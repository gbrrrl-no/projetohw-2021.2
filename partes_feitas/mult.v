==> flow/design.v <==
module mult (
    input wire clk,
    input wire reset,
    input wire [31:0] in_A,
    input wire [31:0] in_B,
    input wire start_operation,
    output reg stop_operation,
    output reg [31:0] HI,
    output reg [31:0] LO
);
reg run_operation;
reg [5:0] counter;
reg [31:0] m_operator, temp_A_operator;
reg [32:0] temp_QQ_1_operator;
reg [64:0] AQQ_1;
always @(posedge clk) begin
    if (reset) begin
        AQQ_1 = 65'b0;
        temp_QQ_1_operator = 33'b0;
        temp_A_operator = 32'b0;
        m_operator = 32'b0;
        counter = 6'b0;
        stop_operation = 0;
        run_operation = 0;
    end
    else begin
        if (start_operation) begin
            AQQ_1 = {{32'b0, in_A}, 1'b0};
            m_operator = in_B;
            run_operation = 1;
        end
        else if (run_operation) begin
            if (counter < 6'b100000) begin
                temp_A_operator = AQQ_1[64:33];
                temp_QQ_1_operator = AQQ_1[32:0];
                if (temp_QQ_1_operator[1] != temp_QQ_1_operator[0]) begin
                    if (temp_QQ_1_operator[1]) begin
                        temp_A_operator = temp_A_operator - m_operator;
                    end 
                    else begin
                        temp_A_operator = temp_A_operator + m_operator;
                    end
                end
                AQQ_1 = {temp_A_operator, temp_QQ_1_operator};
                AQQ_1 = AQQ_1>>>1;
                counter = counter + 1;
            end
            else begin
                HI = AQQ_1[64:33];
                LO = AQQ_1[32:1];
                run_operation = 0;
                stop_operation = 1;
            end
        end
    end
end
endmodule
Step by step through the tools: mult

Tool output for the design above, in the order of the flow.
Line numbers count from 1 in the design file above.
Not given: -

Top module: mult
Clock input: clk
Cell library: sky130hd
Library corner: tt_025C_1v80

After elaboration

Yosys after proc, flatten, opt, wreduce and memory -nomap, before mapping. Memory bits, and registers merged into a memory's read port (data or address), are not among the register bits. Print and check cells are not counted. Equal cells are merged and count once.

Bits in registers: 167
Output and inout port bits: 65
Word-level cells: 32

$add $sub $neg: 3
Order comparisons: 1
Equal/unequal tests: 1
Multiplexer cells: 8
Bitwise logic cells: 3
Reduce/logical cells: 8

Operator list:

| kind                                 | count |
| 2-to-1 mux 33 bit                    | 3 |
| 2-to-1 mux 32 bit                    | 2 |
| adder 31 x 32 -> 32 bit              | 1 |
| subtractor 31 x 32 -> 32 bit         | 1 |
| AND reduction 3 bit                  | 2 |
| adder 6 x 1 -> 6 bit with constant B | 1 |
| < comparator 6 bit with constant B   | 1 |
| AND reduction 2 bit                  | 2 |
| nonzero test 2 bit                   | 2 |
| AND reduction 4 bit                  | 1 |
| inverter 1 bit                       | 3 |
| 2-to-1 mux 1 bit                     | 3 |
| OR reduction 2 bit                   | 1 |
| inequality test 1 bit                | 1 |

Longest topological paths

Yosys ltp: most cells in a row. Word level: on the elaborated netlist, between registers, memories and ports. Mapped: between sequential cells and ports; inverters and the memories' decode and read muxes count.

Depth after elaboration: 6
ABC_AREA: 0
Mapped depth: 15

Mapped cells and area

Yosys stat after the flow's synthesis: flattened, memories mapped to cells. It holds for the ABC_AREA given above (unset counts as 0); a run with the other value may have another netlist.

Mapped cells: 964
Cell area after synthesis: 8590.7 um2
Sequential part of the area: 3973.8 um2
Flip-flop cells: 167
Buffer cells: 64

Cell types:

| type                      | count |
| sky130_fd_sc_hd__dfxtp_1  | 104 |
| sky130_fd_sc_hd__edfxtp_1 | 63 |
| sky130_fd_sc_hd__a21oi_1  | 123 |
| sky130_fd_sc_hd__nor2_1   | 133 |
| sky130_fd_sc_hd__nand2_1  | 120 |
| sky130_fd_sc_hd__ha_1     | 33 |
| sky130_fd_sc_hd__mux2i_1  | 38 |
| sky130_fd_sc_hd__xnor2_1  | 38 |
| sky130_fd_sc_hd__o21ai_0  | 40 |
| sky130_fd_sc_hd__clkbuf_1 | 53 |
| sky130_fd_sc_hd__xor2_1   | 16 |
| sky130_fd_sc_hd__a211oi_1 | 15 |
| sky130_fd_sc_hd__nor3_1   | 21 |
| sky130_fd_sc_hd__a21o_1   | 13 |
| sky130_fd_sc_hd__inv_1    | 19 |
| sky130_fd_sc_hd__a311oi_1 | 8 |
| sky130_fd_sc_hd__nand4_1  | 9 |
| sky130_fd_sc_hd__o211ai_1 | 7 |

Not listed: further types 41, cells in them 111.

Worst setup path after synthesis

Source: OpenSTA report_checks on the synthesized netlist (no wires, ideal clock, input and output delay 20% of the period each), path of least setup slack; recovery checks are left aside. Register names are those of the netlist, which keeps one name where synthesis merged equal registers.

Kind: register to register
Start: register m_operator[10]
End: register AQQ_1[63]
Clock period: 7.03 ns
Library setup time: 0.124 ns
Data arrival time: 3.647 ns
Slack: 3.260 ns
Delay of the path: 3.771 ns
Stages on the path: 15
Buffers on the path: 2
Synthesis period reached: 3.77 ns

"delay of the path" = arrival - input delay + setup time.
"stages on the path" counts driving pins, that of a launching flip-flop among them; a cell with two outputs on the path counts twice.
"synthesis period reached" is the clock period less the worst setup slack; recovery checks do not enter. This is arithmetic on one report: input and output delays are still those of the set period (20% each).
The rows between start and end are the longest chain of elaborated cells between them; the timing report does not say that the signal goes this way. Where chains are equally long, one stands for them.
Each line given opens the expression or statement behind the cell; cells for indexed reads and writes are added by Yosys, which also makes memories of some case tables.
A register here has more assigning lines than the two given.

Cell sequence: sky130_fd_sc_hd__dfxtp_1 > sky130_fd_sc_hd__or4_4 > sky130_fd_sc_hd__or3_1 > sky130_fd_sc_hd__buf_6 > sky130_fd_sc_hd__nor4_1 > sky130_fd_sc_hd__a21oi_1 > sky130_fd_sc_hd__xnor2_1 > sky130_fd_sc_hd__ha_1 > sky130_fd_sc_hd__clkbuf_1 > sky130_fd_sc_hd__a21oi_1 > sky130_fd_sc_hd__o21ai_0 > sky130_fd_sc_hd__or4_1 > sky130_fd_sc_hd__o22ai_1 > sky130_fd_sc_hd__xnor2_1 > sky130_fd_sc_hd__o21ai_1
Cells in the longest elaborated chain: 3
Elaborated cells on any way between the ends: 4
Source lines of those cells: 4
Those cells by class: add/sub (2); mux (2)

RTL lines, path after synthesis:

| item                    | line | RTL |
| from (decl)             | 13   | `reg [31:0] m_operator, temp_A_operator;` |
| from (assign)           | 21   | `m_operator = 32'b0;` |
| from (assign)           | 29   | `m_operator = in_B;` |
| adder 31 x 32 -> 32 bit | 41   | `temp_A_operator = temp_A_operator + m_operator;` |
| 2-to-1 mux 32 bit       | 37   | `if (temp_QQ_1_operator[1]) begin` |
| 2-to-1 mux 32 bit       | 36   | `if (temp_QQ_1_operator[1] != temp_QQ_1_operator[0]) begin` |
| to (assign)             | 28   | `AQQ_1 = {{32'b0, in_A}, 1'b0};` |
| to (assign)             | 44   | `AQQ_1 = {temp_A_operator, temp_QQ_1_operator};` |

Timing after layout

Path of least setup slack in the final report of run 2 (OpenROAD, finished layout, wires in). Where an end is a register, its clock arrival counts in the times.

Kind: register to register
Start: register m_operator[10]
End: register AQQ_1[63]
Clock period: 3.5 ns
Library setup time: 0.13 ns
Data arrival time: 3.84 ns
Slack: -0.03 ns
Stages on the path: 15
Buffers on the path: 2

The rows between start and end are the longest chain of elaborated cells between them; the timing report does not say that the signal goes this way. Where chains are equally long, one stands for them.
A register here has more assigning lines than the two given.

Cell sequence: sky130_fd_sc_hd__dfxtp_4 > sky130_fd_sc_hd__or4_4 > sky130_fd_sc_hd__or3_4 > sky130_fd_sc_hd__nor4_4 > sky130_fd_sc_hd__buf_4 > sky130_fd_sc_hd__buf_6 > sky130_fd_sc_hd__a21oi_2 > sky130_fd_sc_hd__xnor2_1 > sky130_fd_sc_hd__ha_1 > sky130_fd_sc_hd__a21oi_2 > sky130_fd_sc_hd__o21ai_2 > sky130_fd_sc_hd__or4_4 > sky130_fd_sc_hd__o22ai_4 > sky130_fd_sc_hd__xnor2_1 > sky130_fd_sc_hd__o21ai_1
Cells in the longest elaborated chain: 3
Elaborated cells on any way between the ends: 4
Source lines of those cells: 4
Those cells by class: add/sub (2); mux (2)

RTL lines, path post-layout:

| item                    | line | RTL |
| from (decl)             | 13   | `reg [31:0] m_operator, temp_A_operator;` |
| from (assign)           | 21   | `m_operator = 32'b0;` |
| from (assign)           | 29   | `m_operator = in_B;` |
| adder 31 x 32 -> 32 bit | 41   | `temp_A_operator = temp_A_operator + m_operator;` |
| 2-to-1 mux 32 bit       | 37   | `if (temp_QQ_1_operator[1]) begin` |
| 2-to-1 mux 32 bit       | 36   | `if (temp_QQ_1_operator[1] != temp_QQ_1_operator[0]) begin` |
| to (assign)             | 28   | `AQQ_1 = {{32'b0, in_A}, 1'b0};` |
| to (assign)             | 44   | `AQQ_1 = {temp_A_operator, temp_QQ_1_operator};` |

Appendix: measured runs

mult through Yosys and OpenROAD on sky130hd: 2 stored runs, unordered, with their settings and measured results. The constraints put input and output delay at 20% of the set period each and load the outputs with 0.01 pF.
By "time of the worst setup path" is meant the share of the clock period that the worst setup path is allowed (20% is reserved at inputs, 20% at outputs), minus its slack. Clock arrival times at its registers enter into it.
"power" rests on the timing tool's default activity at the inputs, not on a simulated workload.
Settings: n/a = not set for that run.
Results: n/a = not shown.

| item                                   | run 1 | run 2                |
| period_ns                              | 7.4   | 3.5                  |
| CORE_UTILIZATION                       | 60    | 22                   |
| PLACE_DENSITY_LB_ADDON                 | 0.22  | n/a                  |
| CELL_PAD_IN_SITES_GLOBAL_PLACEMENT     | 1     | 3                    |
| GPL_TIMING_DRIVEN                      | 0     | 0                    |
| SLEW_MARGIN                            | 25    | 20                   |
| MIN_ROUTING_LAYER                      | met1  | n/a                  |
| CAP_MARGIN                             | 20    | 20                   |
| CORE_MARGIN                            | 2     | 5                    |
| CELL_PAD_IN_SITES_DETAIL_PLACEMENT     | n/a   | 1                    |
| TNS_END_PERCENT                        | n/a   | 40                   |
| CTS_CLUSTER_SIZE                       | n/a   | 81                   |
| post-synthesis cell area (um2)         | n/a   | 8590.7               |
| full die area (um2)                    | n/a   | 43099.8              |
| standard-cell area after routing (um2) | n/a   | 12105.4              |
| post-layout utilization (%)            | n/a   | 31.3                 |
| setup slack of the worst path (ns)     | n/a   | -0.026               |
| final setup TNS (ns)                   | n/a   | -0.026               |
| power (uW)                             | n/a   | 5213                 |
| time of the worst setup path (ns)      | n/a   | 3.53                 |
| worst setup path type                  | n/a   | register to register |

Run 1: unfinished; error FLW-0024 in placement
